==> flow/design.v <==
module timer_irq #(
    parameter COUNTER_WIDTH = 32
)(
    input wire clk,
    input wire rst,
    input wire [COUNTER_WIDTH-1:0] prescaler,
    input wire [COUNTER_WIDTH-1:0] count,
    input wire enable,
    input wire irq_clear,
    output reg irq
);
    reg [COUNTER_WIDTH-1:0] counter;
    reg [COUNTER_WIDTH-1:0] prescaler_counter;
    always @(posedge clk) begin
        if (rst) begin
            counter <= 0;
            prescaler_counter <= 0;
            irq <= 0;
        end else begin
            if (irq_clear)
                irq <= 0;
            if (enable) begin
                if (prescaler_counter >= prescaler) begin
                    prescaler_counter <= 0;
                    if (counter >= count) begin
                        counter <= 0;
                        irq <= 1;
                    end else begin
                        counter <= counter + 1;
                    end
                end else begin
                    prescaler_counter <= prescaler_counter + 1;
                end
            end else begin
                counter <= 0;
                prescaler_counter <= 0;
            end
        end
    end
endmodule
From RTL to reports: timer_irq
The steps from the RTL of timer_irq to its reports follow in flow order.
Line numbers count from 1 in the design file above.
Library cell names are shortened.
A cell with -- has no value.

set-up
  design top = timer_irq
  clock input = clk
  cell library = sky130hd
  timing corner = tt_025C_1v80

Word-level counts
Counts by Yosys on the flattened word-level netlist (proc, flatten, opt, wreduce; memories kept). Register bits leave out memories and registers merged into their read ports (data or address); mux counts leave out enables and synchronous resets folded into registers. Print and check cells are left out. Cells with the same type and inputs are merged into one.

operators by class
  mux-type cells = 5
  $lt $le $gt $ge = 2
  bitwise gates (word level) = 1
  reduce/logical cells = 2
  add/subtract/negate cells = 2

operators by type and width
  operator                                        number
  adder 32 x 1 -> 32 bit (second input constant)  2
  greater-or-equal comparator 32 bit              2
  2-to-1 mux 32 bit                               1
  2-to-1 mux 1 bit                                4
  OR reduction 3 bit                              1
  OR reduction 2 bit                              1
  NOT 1 bit                                       1

bit counts
  cells after elaboration = 15
  output and inout port bits = 1
  register bits = 65
  input bits = 68

Depth
Longest topological path by Yosys (ltp), each cell counted once; first at word level (registers and memories cut), then after technology mapping (sequential cells cut; the memories' decode and read muxes count).

logic depth
  word-level depth = 4
  ABC_AREA = 0
  gate-level depth with buffers = 11
  gate-level depth less buffers = 9

After synthesis
Yosys stat after the flow's synthesis: flattened, memories mapped to cells. It holds for the ABC_AREA given above (unset counts as 0); a run with the other value may have another netlist.

synthesis totals
  buffer cells = 14
  sequential area = 1301.2 µm²
  cell count = 563
  mapped area = 4505.6 µm²
  flip-flops = 65

cells by type
  cell type  number  area in all (µm²)
  dfxtp_1    65      1.3E+03
  ha_1       66      825.792
  xor2_1     36      315.302
  inv_1      75      281.52
  nor2_1     66      247.738
  a21oi_1    38      190.182
  nand2_1    41      153.898
  xnor2_1    14      122.618
  o211ai_1   13      97.594
  nand3_1    19      95.091
  o21ai_0    19      95.091
  nand4_1    15      93.84
  and3_1     10      62.56
  or3_1      9       56.304
  o2111ai_1  6       52.55
  clkbuf_1   12      45.043
  nor3_1     9       45.043
  nand4_4    2       42.541

Other cell types: 25; their cells: 48.

Worst setup path after synthesis
OpenSTA on the mapped netlist: ideal clock, no wires. The path of least setup slack (recovery checks aside). Input and output delay are each 20% of the period. Register names are those of the netlist, which keeps one name where synthesis merged equal registers.

path post-synthesis
  kind = input port to flip-flop
  from = input prescaler[30]
  to = register counter[25]
  period = 2.64 ns
  delay of the path = 2.111 ns
  data arrival time = 2.511 ns
  time at the first pin = 0.528 ns
  buffers on the path = 2
  setup time = 0.128 ns
  setup slack = 0.001 ns
  stages = 11
  required time = 2.512 ns
  external input delay = 0.528 ns
  period reached after synthesis = 2.639 ns

"delay of the path" is the arrival time less input delay plus setup time.
"stages": output pins that drive a net of the path, with the launching flip-flop's if there is one; two outputs of one cell count as two.
"period reached after synthesis" = period - worst setup slack (recovery checks aside). The figure is calculated, with input and output delays left at 20% of the set period.
Between the ends stands the longest chain of elaborated cells between them, by number of cells; it is not shown to be the way that was timed. Of several equally long chains one is given.
Each line given opens the expression or statement behind the cell; cells for indexed reads and writes are added by Yosys, which also makes memories of some case tables.
A register here has more assigning lines than the two given.

between the ends, post-synthesis
  cell sequence = inv_1 ha_1 a21oi_1 nand2_1 a221o_1 or3_1 clkbuf_1 clkbuf_1 o211ai_1 xor2_1 nor2_1
  cells in the longest elaborated chain = 1
  elaborated cells on any way between the ends = 1
  source lines of those cells = 1
  those cells by class = compare: 1

RTL lines, path post-synthesis
  what                                line  text
  start: declaration                  6     input wire [COUNTER_WIDTH-1:0] prescaler,
  greater-or-equal comparator 32 bit  23    if (prescaler_counter >= prescaler) begin
  end: assignment                     26    counter <= 0;
  end: assignment                     29    counter <= counter + 1;
  end: declaration                    12    reg [COUNTER_WIDTH-1:0] counter;

Timing after layout
Path of least setup slack in the final report of flow run A (OpenROAD, finished layout, wires in). Where an end is a register, its clock arrival counts in the times.

path post-layout
  kind = input port to flip-flop
  from = input prescaler[30]
  to = register counter[30]
  time at the first pin = 0.94 ns
  required time = 4.94 ns
  period = 4.68 ns
  setup time = 0.07 ns
  buffers on the path = 2
  external input delay = 0.94 ns
  stages = 10
  data arrival time = 3.94 ns
  setup slack = 1.00 ns

Between the ends stands the longest chain of elaborated cells between them, by number of cells; it is not shown to be the way that was timed. Of several equally long chains one is given.
A register here has more assigning lines than the two given.

between the ends, post-layout
  cell sequence = clkdlybuf4s50_1 inv_1 ha_1 nand4_1 or4_1 a31oi_2 buf_4 o21ai_1 or3_1 a21oi_1
  cells in the longest elaborated chain = 1
  elaborated cells on any way between the ends = 1
  source lines of those cells = 1
  those cells by class = compare: 1

RTL lines, path post-layout
  what                                line  text
  start: declaration                  6     input wire [COUNTER_WIDTH-1:0] prescaler,
  greater-or-equal comparator 32 bit  23    if (prescaler_counter >= prescaler) begin
  end: assignment                     26    counter <= 0;
  end: assignment                     29    counter <= counter + 1;
  end: declaration                    12    reg [COUNTER_WIDTH-1:0] counter;

--- measured runs ---
Design timer_irq on sky130hd. What follows are 2 stored runs of the flow, each under its own settings; their order means nothing. The constraints put input and output delay at 20% of the set period each and load the outputs with 0.01 pF.
"reached clock period" = clock period - worst setup slack. The figure is calculated, with input and output delays left at 20% of the set period.
By "time used up by the worst setup path" is meant the share of the clock period that the worst setup path is allowed (20% is reserved at inputs, 20% at outputs), minus its slack. Clock arrival times at its registers enter into it.
A setting shown as n/a is not set for that run.
A result given as n/a is not shown for that run.

name                                                     flow run A               flow run B
period_ns                                                4.68                     2.62
CORE_UTILIZATION                                         17                       44
PLACE_DENSITY_LB_ADDON                                   0.01                     0.0
HOLD_SLACK_MARGIN                                        0.28                     n/a
CORE_MARGIN                                              8                        6
SLEW_MARGIN                                              20                       30
CAP_MARGIN                                               20                       20
CORE_ASPECT_RATIO                                        n/a                      1.23
CELL_PAD_IN_SITES_DETAIL_PLACEMENT                       n/a                      2
CTS_CLUSTER_SIZE                                         n/a                      65
MIN_ROUTING_LAYER                                        n/a                      met2
smallest setup slack (ns)                                1.001                    n/a
time used up by the worst setup path (ns)                2.74                     n/a
critical path type                                       input port to flip-flop  n/a
post-route worst hold slack (ns)                         0.484                    n/a
die outline area (µm²)                                   31969.4                  n/a
reached clock period (ns)                                3.679                    n/a
area of the standard cells in the finished layout (µm²)  5899.4                   n/a
final utilization (%)                                    22.6                     n/a
chip area after synthesis (Yosys) (µm²)                  4505.6                   n/a

Flow run B: no final report: placement broke off with DPL-0033
--- end ---
